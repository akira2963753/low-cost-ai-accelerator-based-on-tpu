==> flow/design.v <==
module Weight_Memory #(
    parameter SIZE = 8,
    parameter MEM_SIZE = SIZE * SIZE,
    parameter WRITE_ADDR_WIDTH = $clog2(MEM_SIZE),
    parameter READ_ADDR_WIDTH = $clog2(SIZE),
    parameter WEIGHT_OUT_WIDTH = SIZE * 5
)(
    input clk,
    input [WRITE_ADDR_WIDTH-1:0] Wr_Addr,
    input [4:0] Weight_Data,
    input Wr_en,
    input Rd_en,
    input [READ_ADDR_WIDTH-1:0] Rd_Addr,
    output [WEIGHT_OUT_WIDTH-1:0] Weight_out
);
    genvar i;
    integer j;
    wire [4:0] Mem_out[0:SIZE-1];
    reg [SIZE-1:0] Wr_en_mask;
    wire [READ_ADDR_WIDTH-1:0] Wr_Addr_mask;
    wire [READ_ADDR_WIDTH-1:0] Wr_Addr_in;
    assign Wr_Addr_mask = Wr_Addr / SIZE;
    assign Wr_Addr_in = Wr_Addr % SIZE;
    always @(*) begin
        for(j = 0; j < SIZE; j = j + 1) begin
            if(Wr_en) begin
                if(Wr_Addr_mask == j) Wr_en_mask[j] = 1;
                else Wr_en_mask[j] = 0;
            end
            else Wr_en_mask[j] = 0;
        end
    end
    generate
        for(i = 0; i < SIZE; i = i + 1) begin : WEIGHT_RAM_GEN
            RAM_5x8 #(
            .SIZE(SIZE),
            .ADDR_WIDTH(READ_ADDR_WIDTH)
            )WEIGHT_RAM(clk,Wr_Addr_in,Weight_Data,Wr_en_mask[i],Rd_en,Rd_Addr,Mem_out[i]);
            assign Weight_out[i*5+4 : i*5] = Mem_out[i];
        end
    endgenerate
endmodule
module RAM_5x8 #(
    parameter SIZE = 8,
    parameter ADDR_WIDTH = $clog2(SIZE)
)(
    input clk,
    input [ADDR_WIDTH-1:0] Wr_Addr,
    input [4:0] Weight_Data,
    input Wr_en,
    input Rd_en,
    input [ADDR_WIDTH-1:0] Rd_Addr,
    output reg [4:0] Mem_out
);
    reg [4:0] Weight_Mem[0:SIZE-1];
    always @(posedge clk) begin
        if(Wr_en) Weight_Mem[Wr_Addr] <= Weight_Data;
        else if(Rd_en) Mem_out <= Weight_Mem[Rd_Addr];
    end
endmodule
Reports on Weight_Memory --
What the tools print for Weight_Memory, step after step. Line numbers count from 1 in the design file above. Library cell names are shortened. The mark -- stands for no value.
Design: top Weight_Memory, clock port clk, library sky130hd, corner tt_025C_1v80

Word-level counts --
Source: Yosys, flattened and elaborated, memories not mapped. Widths are those after wreduce. Registers that Yosys merges into a memory's read port (data or address) are not register bits. Print and check cells do not count. Equal cells are merged and count once. Yosys's memory passes give these memory sizes; they may raise the number of words (mostly to a power of two), join words into wider ones and drop unused or constant bits.
Operators by class: reduce/logical cells 9, muxes and demuxes 40, eq/ne operators 7, bitwise operators 8
Operators by type and width (count):
- two-way mux 5 bit | 8
- two-way mux 1 bit | 24
- two-way mux 3 bit | 8
- AND reduction 2 bit | 8
- equality test 3 bit with constant B | 4
- NOT 1 bit | 8
- equality test 3 x 2 -> 1 bit with constant B | 2
- equality test 3 x 1 -> 1 bit with constant B | 1
- zero test 3 bit | 1
Bit counts: cells after elaboration 72, input bits 17, memory bits (writable) 320, memory cells 8, output and inout port bits 40, word width x clocked read ports 40, bits in registers 0
Memories:
- WEIGHT_RAM_GEN[0].WEIGHT_RAM.Weight_Mem | depth 8, width 5, rd ports 1, wr ports 1, line 55 | reg [4:0] Weight_Mem[0:SIZE-1];
- WEIGHT_RAM_GEN[1].WEIGHT_RAM.Weight_Mem | depth 8, width 5, rd ports 1, wr ports 1, line 55
- WEIGHT_RAM_GEN[2].WEIGHT_RAM.Weight_Mem | depth 8, width 5, rd ports 1, wr ports 1, line 55
- WEIGHT_RAM_GEN[3].WEIGHT_RAM.Weight_Mem | depth 8, width 5, rd ports 1, wr ports 1, line 55
- WEIGHT_RAM_GEN[4].WEIGHT_RAM.Weight_Mem | depth 8, width 5, rd ports 1, wr ports 1, line 55
- WEIGHT_RAM_GEN[5].WEIGHT_RAM.Weight_Mem | depth 8, width 5, rd ports 1, wr ports 1, line 55
Memories not listed: 2.

Depth --
Depth = most cells in a row (Yosys ltp): at word level without a register or memory, in the mapped netlist without a sequential cell, where the memories' decode and read muxes count.
Depth: depth after elaboration 5, ABC_AREA 0, gate-level depth with buffers 4, mapped depth without buffers 2

Netlist --
The flow's flattened synthesis, as Yosys stat reports it; memories are mapped. The netlist is that of the ABC_AREA named above (0 if unset); the other value can give another one. Totals and module areas in this step are rounded.
Synthesis totals: mapped area 13900 µm², cells in the netlist 605, sequential area 10800 µm², flip-flop cells 360, buffer cells 37
Cell types:
- edfxtp_1 | count 360, total area 1.08E+04 µm²
- mux4_1 | count 48, total area 1261.21 µm²
- mux4_2 | count 32, total area 720.691 µm²
- mux2_2 | count 40, total area 450.432 µm²
- nor2_1 | count 64, total area 240.23 µm²
- clkbuf_1 | count 28, total area 105.101 µm²
- buf_6 | count 9, total area 101.347 µm²
- and2_1 | count 8, total area 50.048 µm²
- nand4bb_1 | count 3, total area 33.782 µm²
- nand4b_1 | count 3, total area 26.275 µm²
- or3b_2 | count 3, total area 26.275 µm²
- nand3b_1 | count 3, total area 22.522 µm²
- or4b_1 | count 1, total area 10.01 µm²
- nand4_1 | count 1, total area 6.256 µm²
- or3_1 | count 1, total area 6.256 µm²
- nand3_1 | count 1, total area 5.005 µm²
By module: a second synthesis without flattening, with its own total; a netlist apart from the flattened one above.
Second synthesis, totals: cells (unflattened synthesis) 616, area total of the unflattened synthesis 14100 µm²
Each row is one instance without its submodules.
Modules:
- RAM_5x8 | area 1750 µm², cells 76, instances 8, seq. area 1350 µm²
- Weight_Memory | area 95.1 µm², cells 8, instances 1, seq. area 0.0 µm²

Worst setup path after synthesis --
OpenSTA on the mapped netlist: ideal clock, no wires. The path of least setup slack (recovery checks aside). Input and output delay are each 20% of the period. Register names are those of the netlist, which keeps one name where synthesis merged equal registers.
Timing post-synthesis: path type input port to flip-flop, start in Wr_Addr[5], end mem WEIGHT_RAM_GEN[0].WEIGHT_RAM.Weight_Mem[7][0], required time 2440 ps, arrival time 1647 ps, stages 4, input delay 556 ps, library setup time 340 ps, path buffers 2, clock period 2780 ps, time at the first pin 556 ps, path slack 794 ps, delay of the path 1431 ps, period reached after synthesis 1986 ps
"delay of the path" = arrival - input delay + setup time. "stages" counts driving pins, that of a launching flip-flop among them; a cell with two outputs on the path counts twice. "period reached after synthesis" = period - worst setup slack (recovery checks aside). The figure is calculated, with input and output delays left at 20% of the set period. Between the ends stands the longest chain of elaborated cells between them, by number of cells; it is not shown to be the way that was timed. Of several equally long chains one is given. A line is the first line of the expression or statement that the cell stems from. Yosys adds cells for indexed reads and writes and turns some case tables into memories. The path ends at the enable pin of a flip-flop; only ways to that pin are counted.
Between the ends, post-synthesis: cell sequence clkbuf_1 -> or4b_1 -> clkbuf_1 -> nor2_1, length of the longest elaborated chain 4, elaborated cells between the ends (all ways) 5, RTL lines with such cells 3, classes of those cells mux (4); reduce/logical (1)
Ends and longest elaborated chain, post-synthesis:
- start: declaration | line 9 | input [WRITE_ADDR_WIDTH-1:0] Wr_Addr,
- zero test 3 bit | line 27 | if(Wr_Addr_mask == j) Wr_en_mask[j] = 1;
- two-way mux 1 bit | line 27
- two-way mux 1 bit | line 26 | if(Wr_en) begin
- two-way mux 3 bit | line 57 | if(Wr_en) Weight_Mem[Wr_Addr] <= Weight_Data;
- end: declaration | line 55 | reg [4:0] Weight_Mem[0:SIZE-1];

Worst path after layout --
Path of least setup slack in the final report of run 1 (OpenROAD, finished layout, wires in). Where an end is a register, its clock arrival counts in the times. The path's times are printed in steps of 10 ps; the period is the one set.
Timing after layout: path type flip-flop to flip-flop, start mem WEIGHT_RAM_GEN[1].WEIGHT_RAM.Weight_Mem[5][3], end reg WEIGHT_RAM_GEN[1].WEIGHT_RAM.Mem_out[3], time at the first pin 510 ps, required time 1280 ps, clock period 1020 ps, path buffers 0, stages 3, path slack -420 ps, arrival time 1700 ps, library setup time 250 ps
Between the ends, after layout: cell sequence edfxtp_1 -> mux4_2 -> mux2_2
Ends and longest elaborated chain, after layout:
- start: declaration | line 55 | reg [4:0] Weight_Mem[0:SIZE-1];
- end: declaration | line 53 | output reg [4:0] Mem_out
No chain of elaborated cells between the ends is given.

==> results <==
Below are 2 stored runs of the flow (Yosys, OpenROAD; platform sky130hd) on Weight_Memory, each with its settings and what was measured, unordered. Constraints: input delay and output delay 20% of the set period each, output load 0.01 pF.
By "time on the worst setup path" is meant the share of the clock period that the worst setup path is allowed (20% is reserved at inputs, 20% at outputs), minus its slack. Clock arrival times at its registers enter into it.
"power consumption" rests on the timing tool's default activity at the inputs, not on a simulated workload.
"time on the worst setup path" is known to 10 ps.
Values from the reports are rounded here.

* Run 1 | settings: period_ns 1.02; CAP_MARGIN 20; CORE_MARGIN 2; CORE_UTILIZATION 40; SLEW_MARGIN 20 | results: worst setup slack after layout -415 ps; setup total negative slack -24000 ps; post-synthesis cell area 13900 µm²; time on the worst setup path 1440 ps; worst path kind flip-flop to flip-flop; power consumption 0.0312 W; standard-cell area after layout 17000 µm²; die size 36200 µm²; utilization 49.4%
* Run 2 | settings: period_ns 1.34; CORE_UTILIZATION 64; PLACE_DENSITY 0.53; ABC_AREA 1; GPL_TIMING_DRIVEN 0; CTS_CLUSTER_SIZE 51; CAP_MARGIN 15; MIN_ROUTING_LAYER met2; MAX_ROUTING_LAYER met5; CORE_MARGIN 2; SLEW_MARGIN 20 | results: worst setup slack after layout -65 ps; setup total negative slack -406 ps; post-synthesis cell area 15600 µm²; time on the worst setup path 1140 ps; worst path kind flip-flop to output port; power consumption 0.0239 W; standard-cell area after layout 18400 µm²; die size 25600 µm²; utilization 76.4%
