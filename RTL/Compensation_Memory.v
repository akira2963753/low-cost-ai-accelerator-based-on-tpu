==> flow/design.v <==
module Compensation_Memory #(
    parameter SIZE = 8,
    parameter CMEM_SIZE = SIZE * 3,
    parameter CMEM_ADDR_WIDTH = $clog2(CMEM_SIZE),
    parameter COMPENSATION_WEIGHT_OUT_WIDTH = SIZE * 4
)(
    input clk,
    input rst,
    input [3:0] Compensation_Weight,
    input [CMEM_ADDR_WIDTH-1:0] Wr_Addr,
    input Wr_en,
    input [1:0] Rd_Addr,
    input Rd_en,
    output [COMPENSATION_WEIGHT_OUT_WIDTH-1:0] Compensation_Weight_out
);
    genvar i;
    integer j;
    wire [3:0] Mem_out[0:SIZE-1];
    reg [SIZE-1:0] Wr_en_mask;
    wire [SIZE-1:0] Wr_Addr_mask;
    wire [1:0] Wr_Addr_in;
    assign Wr_Addr_mask = Wr_Addr / 3;
    assign Wr_Addr_in = Wr_Addr % 3;
    always @(*) begin
        for(j = 0; j < CMEM_SIZE; j = j + 1) begin
            if(Wr_en) begin
                if(Wr_Addr_mask == j) Wr_en_mask[j] = 1;
                else Wr_en_mask[j] = 0;
            end
            else Wr_en_mask[j] = 0;
        end
    end
    generate
        for(i = 0; i < SIZE; i = i + 1) begin : COMPENSATION_RAM_GEN
            RAM_4x3 COMPENSATION_RAM(clk,rst,Compensation_Weight,Wr_Addr_in,Wr_en_mask[i],Rd_Addr,Rd_en,Mem_out[i]);
            assign Compensation_Weight_out[i*4+3 : i*4] = Mem_out[i];
        end
    endgenerate
endmodule
module RAM_4x3 (
    input clk,
    input rst,
    input [3:0] Compensation_Weight,
    input [1:0] Wr_Addr,
    input Wr_en,
    input [1:0] Rd_Addr,
    input Rd_en,
    output reg [3:0] Mem_out
);
    integer k;
    reg [3:0] Compensation_Mem[0:2];
    always@(posedge clk or posedge rst) begin
        if(rst) for(k=0;k<3;k=k+1) Compensation_Mem[k] <= 0;
        else begin
            if(Wr_en) Compensation_Mem[Wr_Addr] <= Compensation_Weight;
            else if(Rd_en) Mem_out <= Compensation_Mem[Rd_Addr];
        end
    end
endmodule
**Reports on Compensation_Memory**

The steps from the RTL of Compensation_Memory to its reports follow in flow order.
Lines are those of the file above, counted from 1.
Operators carry their Yosys type and port widths (W data, S select, Z words).
Not given: -

- Top module: Compensation_Memory
- Clock port: clk
- Standard-cell library: sky130hd
- Library corner: tt_025C_1v80

**Word-level counts**

Counts by Yosys on the flattened word-level netlist (proc, flatten, opt, wreduce). Print and check cells are left out. Cells with the same type and inputs are merged into one.

- Register bits after elaboration: 128
- Output and inout port bits: 32
- Cells after elaboration: 113

- Divide/modulo/power cells: 2
- Equal/unequal tests: 11
- Muxes and demuxes: 24
- Bitwise operators: 9
- Reduce/logical cells: 35

Operator list:

| cell | count |
|---|---|
| $pmux W4 S3 | 8 |
| $div A5 B2 Y32 const B | 1 |
| $mod A5 B2 Y32 const B | 1 |
| $reduce_and A2 Y1 | 24 |
| $eq A8 B3 Y1 const B | 4 |
| $reduce_and A3 Y1 | 8 |
| $eq A8 B2 Y1 const B | 2 |
| $mux W1 | 16 |
| $not A1 Y1 | 9 |
| $eq A8 B1 Y1 const B | 1 |
| $logic_not A8 Y1 | 1 |
| $eq A2 B1 Y1 const B | 2 |
| $eq A2 B2 Y1 const B | 2 |
| $logic_not A2 Y1 | 2 |

**Depth**

Depth = most cells in a row (Yosys ltp): at word level without a register or memory, in the mapped netlist without a sequential cell, where the memories' decode and read muxes count.

- Depth in word-level cells: 6
- ABC_AREA: 0
- Mapped depth: 20
- Mapped depth without buffers: 15

**Mapped cells and area**

Yosys stat after the flow's synthesis: flattened, memories mapped to cells. It holds for the ABC_AREA given above (unset counts as 0); a run with the other value may have another netlist.
Totals and module areas in this step are rounded.

Cells by type:

| cell type | count |
|---|---|
| sky130_fd_sc_hd__dfrtp_1 | 96 |
| sky130_fd_sc_hd__edfxtp_1 | 32 |
| sky130_fd_sc_hd__mux2_1 | 62 |
| sky130_fd_sc_hd__mux2_2 | 35 |
| sky130_fd_sc_hd__a22oi_1 | 32 |
| sky130_fd_sc_hd__o21ai_0 | 34 |
| sky130_fd_sc_hd__nand2_1 | 45 |
| sky130_fd_sc_hd__clkbuf_1 | 25 |
| sky130_fd_sc_hd__nand4_4 | 4 |
| sky130_fd_sc_hd__ha_1 | 5 |
| sky130_fd_sc_hd__nor2_1 | 14 |
| sky130_fd_sc_hd__nor4_2 | 3 |
| sky130_fd_sc_hd__nand3_2 | 3 |
| sky130_fd_sc_hd__nor3_1 | 6 |
| sky130_fd_sc_hd__or4b_4 | 2 |
| sky130_fd_sc_hd__a31oi_1 | 4 |
| sky130_fd_sc_hd__and3_1 | 4 |
| sky130_fd_sc_hd__nor4b_4 | 1 |

Not listed: further types 31, cells in them 53.

- Standard cells after synthesis: 460
- Chip area (Yosys): 5900 um^2
- Sequential area: 3400 um^2
- Flip-flops: 128

The figures by module come from a second, unflattened synthesis with its own total; it is not the netlist above.

- Cell total of the unflattened synthesis: 452
- Area total of the unflattened synthesis: 6000 um^2

Rows give one instance, submodules left out.

Modules:

| module | instances | cells | area (um^2) |
|---|---|---|---|
| RAM_4x3 | 8 | 49 | 700 |
| Compensation_Memory | 1 | 60 | 450 |

**Path before layout**

Path of least setup slack by OpenSTA after synthesis, without wires, with an ideal clock, recovery checks aside; 20% of the period is set as input and as output delay. Where synthesis merged equal registers, the netlist keeps one of their names.

- Kind: input -> register
- From: in Wr_Addr[3]
- To: reg COMPENSATION_RAM_GEN[2].COMPENSATION_RAM.Compensation_Mem[1][0]
- Period: 5400 ps
- Library setup time: 128 ps
- Time at the first pin: 1080 ps
- Data arrival time: 4816 ps
- Required time: 5272 ps
- Slack: 456 ps
- Delay of the path: 3864 ps
- Stages: 20
- Period reached after synthesis: 4944 ps

"delay of the path" = arrival - input delay + setup time.
"stages" counts driving pins, that of a launching flip-flop among them; a cell with two outputs on the path counts twice.
"period reached after synthesis" = period - worst setup slack (recovery checks aside). The figure is calculated, with input and output delays left at 20% of the set period.
Between the ends stands the longest chain of elaborated cells between them, by number of cells; it is not shown to be the way that was timed. Of several equally long chains one is given.
Each line given opens the expression or statement behind the cell; cells for indexed reads and writes are added by Yosys, which also makes memories of some case tables.

- Cell sequence: sky130_fd_sc_hd__buf_2 sky130_fd_sc_hd__clkbuf_1 sky130_fd_sc_hd__ha_1 sky130_fd_sc_hd__nor2b_1 sky130_fd_sc_hd__mux2_2 sky130_fd_sc_hd__o22ai_1 sky130_fd_sc_hd__ha_1 sky130_fd_sc_hd__buf_2 sky130_fd_sc_hd__nand3b_1 sky130_fd_sc_hd__o32a_4 sky130_fd_sc_hd__nand2_1 sky130_fd_sc_hd__o21ai_0 sky130_fd_sc_hd__ha_1 sky130_fd_sc_hd__a41o_1 sky130_fd_sc_hd__a211oi_1 sky130_fd_sc_hd__nor4b_4 sky130_fd_sc_hd__buf_6 sky130_fd_sc_hd__buf_6 sky130_fd_sc_hd__and4_4 sky130_fd_sc_hd__mux2_1
- Length of the longest elaborated chain: 5
- Elaborated cells between the ends (all ways): 7
- Classes of those cells: 2 x div; 2 x eq/ne; 2 x mux; 1 x reduce/logical

Ends and longest elaborated chain, post-synthesis:

| element | RTL line | text |
|---|---|---|
| from (decl) | 10 | `input [CMEM_ADDR_WIDTH-1:0] Wr_Addr,` |
| $div A5 B2 Y32 | 22 | `assign Wr_Addr_mask = Wr_Addr / 3;` |
| $eq A8 B2 Y1 | 27 | `if(Wr_Addr_mask == j) Wr_en_mask[j] = 1;` |
| $mux W1 | 27 |  |
| $mux W1 | 26 | `if(Wr_en) begin` |
| $reduce_and A2 Y1 | - |  |
| to (assign) | 53 | `if(rst) for(k=0;k<3;k=k+1) Compensation_Mem[k] <= 0;` |
| to (assign) | 55 | `if(Wr_en) Compensation_Mem[Wr_Addr] <= Compensation_Weight;` |
| to (decl) | 51 | `reg [3:0] Compensation_Mem[0:2];` |

**Path in the finished layout**

Path of least setup slack in the final report of run 1 (OpenROAD, finished layout, wires in). Where an end is a register, its clock arrival counts in the times.
The path's times are printed in steps of 10 ps; the period is the one set.

- Kind: input -> register
- From: in Wr_Addr[3]
- To: reg COMPENSATION_RAM_GEN[7].COMPENSATION_RAM.Compensation_Mem[0][2]
- Period: 7190 ps
- Library setup time: 120 ps
- Time at the first pin: 1440 ps
- Data arrival time: 6330 ps
- Required time: 7480 ps
- Slack: 1150 ps
- Stages: 17

Between the ends stands the longest chain of elaborated cells between them, by number of cells; it is not shown to be the way that was timed. Of several equally long chains one is given.

- Cell sequence: sky130_fd_sc_hd__clkdlybuf4s50_1 sky130_fd_sc_hd__ha_1 sky130_fd_sc_hd__nor2b_1 sky130_fd_sc_hd__mux2_2 sky130_fd_sc_hd__o22ai_1 sky130_fd_sc_hd__ha_1 sky130_fd_sc_hd__nand3b_1 sky130_fd_sc_hd__o32ai_1 sky130_fd_sc_hd__nand2_1 sky130_fd_sc_hd__o21ai_0 sky130_fd_sc_hd__ha_1 sky130_fd_sc_hd__a41o_1 sky130_fd_sc_hd__a211oi_1 sky130_fd_sc_hd__nor4b_4 sky130_fd_sc_hd__buf_4 sky130_fd_sc_hd__or4_1 sky130_fd_sc_hd__mux2_1
- Length of the longest elaborated chain: 5
- Elaborated cells between the ends (all ways): 7
- Classes of those cells: 2 x div; 1 x eq/ne; 2 x mux; 2 x reduce/logical

Ends and longest elaborated chain, after layout:

| element | RTL line | text |
|---|---|---|
| from (decl) | 10 | `input [CMEM_ADDR_WIDTH-1:0] Wr_Addr,` |
| $div A5 B2 Y32 | 22 | `assign Wr_Addr_mask = Wr_Addr / 3;` |
| $eq A8 B3 Y1 | 27 | `if(Wr_Addr_mask == j) Wr_en_mask[j] = 1;` |
| $mux W1 | 27 |  |
| $mux W1 | 26 | `if(Wr_en) begin` |
| $reduce_and A2 Y1 | - |  |
| to (assign) | 53 | `if(rst) for(k=0;k<3;k=k+1) Compensation_Mem[k] <= 0;` |
| to (assign) | 55 | `if(Wr_en) Compensation_Mem[Wr_Addr] <= Compensation_Weight;` |
| to (decl) | 51 | `reg [3:0] Compensation_Mem[0:2];` |

Subject: flow runs of Compensation_Memory

Hi,

Record of 2 stored runs of the RTL-to-layout flow on Compensation_Memory, platform sky130hd. The runs are unordered. Constraints: input delay and output delay 20% of the set period each, output load 0.01 pF.
"reached clock period": clock period set for the run, less the worst setup slack. It is reckoned from that one timing run; input and output delays stay at 20% of the period that was set.
"worst setup path time": the worst setup path's part of the clock period (all of it between registers, 20% less for each end at a port) less its slack. A launch clock that arrives late makes it longer, a capture clock that arrives late makes it shorter.
By "power consumption" is meant OpenSTA's value without simulated activity: inputs other than the clock are taken to toggle once in ten clock periods, and the tool carries that through the logic.
"worst setup path time" is given in steps of 10 ps.
Values from the reports are rounded here.

### Run 1

Settings: `period_ns=7.19`, `CAP_MARGIN=20`, `CORE_MARGIN=2`, `CORE_UTILIZATION=40`, `SLEW_MARGIN=20`

- Utilization in the final report: 0.49
- Total negative slack on setup checks: 0 ps
- Standard-cell area after routing: 7100 um^2
- Chip area in the Yosys report: 5900 um^2
- Power consumption: 0.0023 W
- Worst-case hold slack: 490 ps
- Overall die area: 16000 um^2
- Reached clock period: 6041 ps
- Setup slack of the worst path: 1100 ps
- Worst setup path time: 4600 ps
- Class of the worst setup path: input -> register

### Run 2

Settings: `period_ns=6.66`, `CORE_UTILIZATION=66`, `SETUP_SLACK_MARGIN=0.12`, `PLACE_DENSITY_LB_ADDON=0.28`, `CORE_ASPECT_RATIO=1.97`, `CELL_PAD_IN_SITES_GLOBAL_PLACEMENT=2`, `CELL_PAD_IN_SITES_DETAIL_PLACEMENT=1`, `SLEW_MARGIN=5`, `MAX_ROUTING_LAYER=met5`, `CAP_MARGIN=20`, `CORE_MARGIN=2`

Did not finish, placement stopped with FLW-0024.

Regards
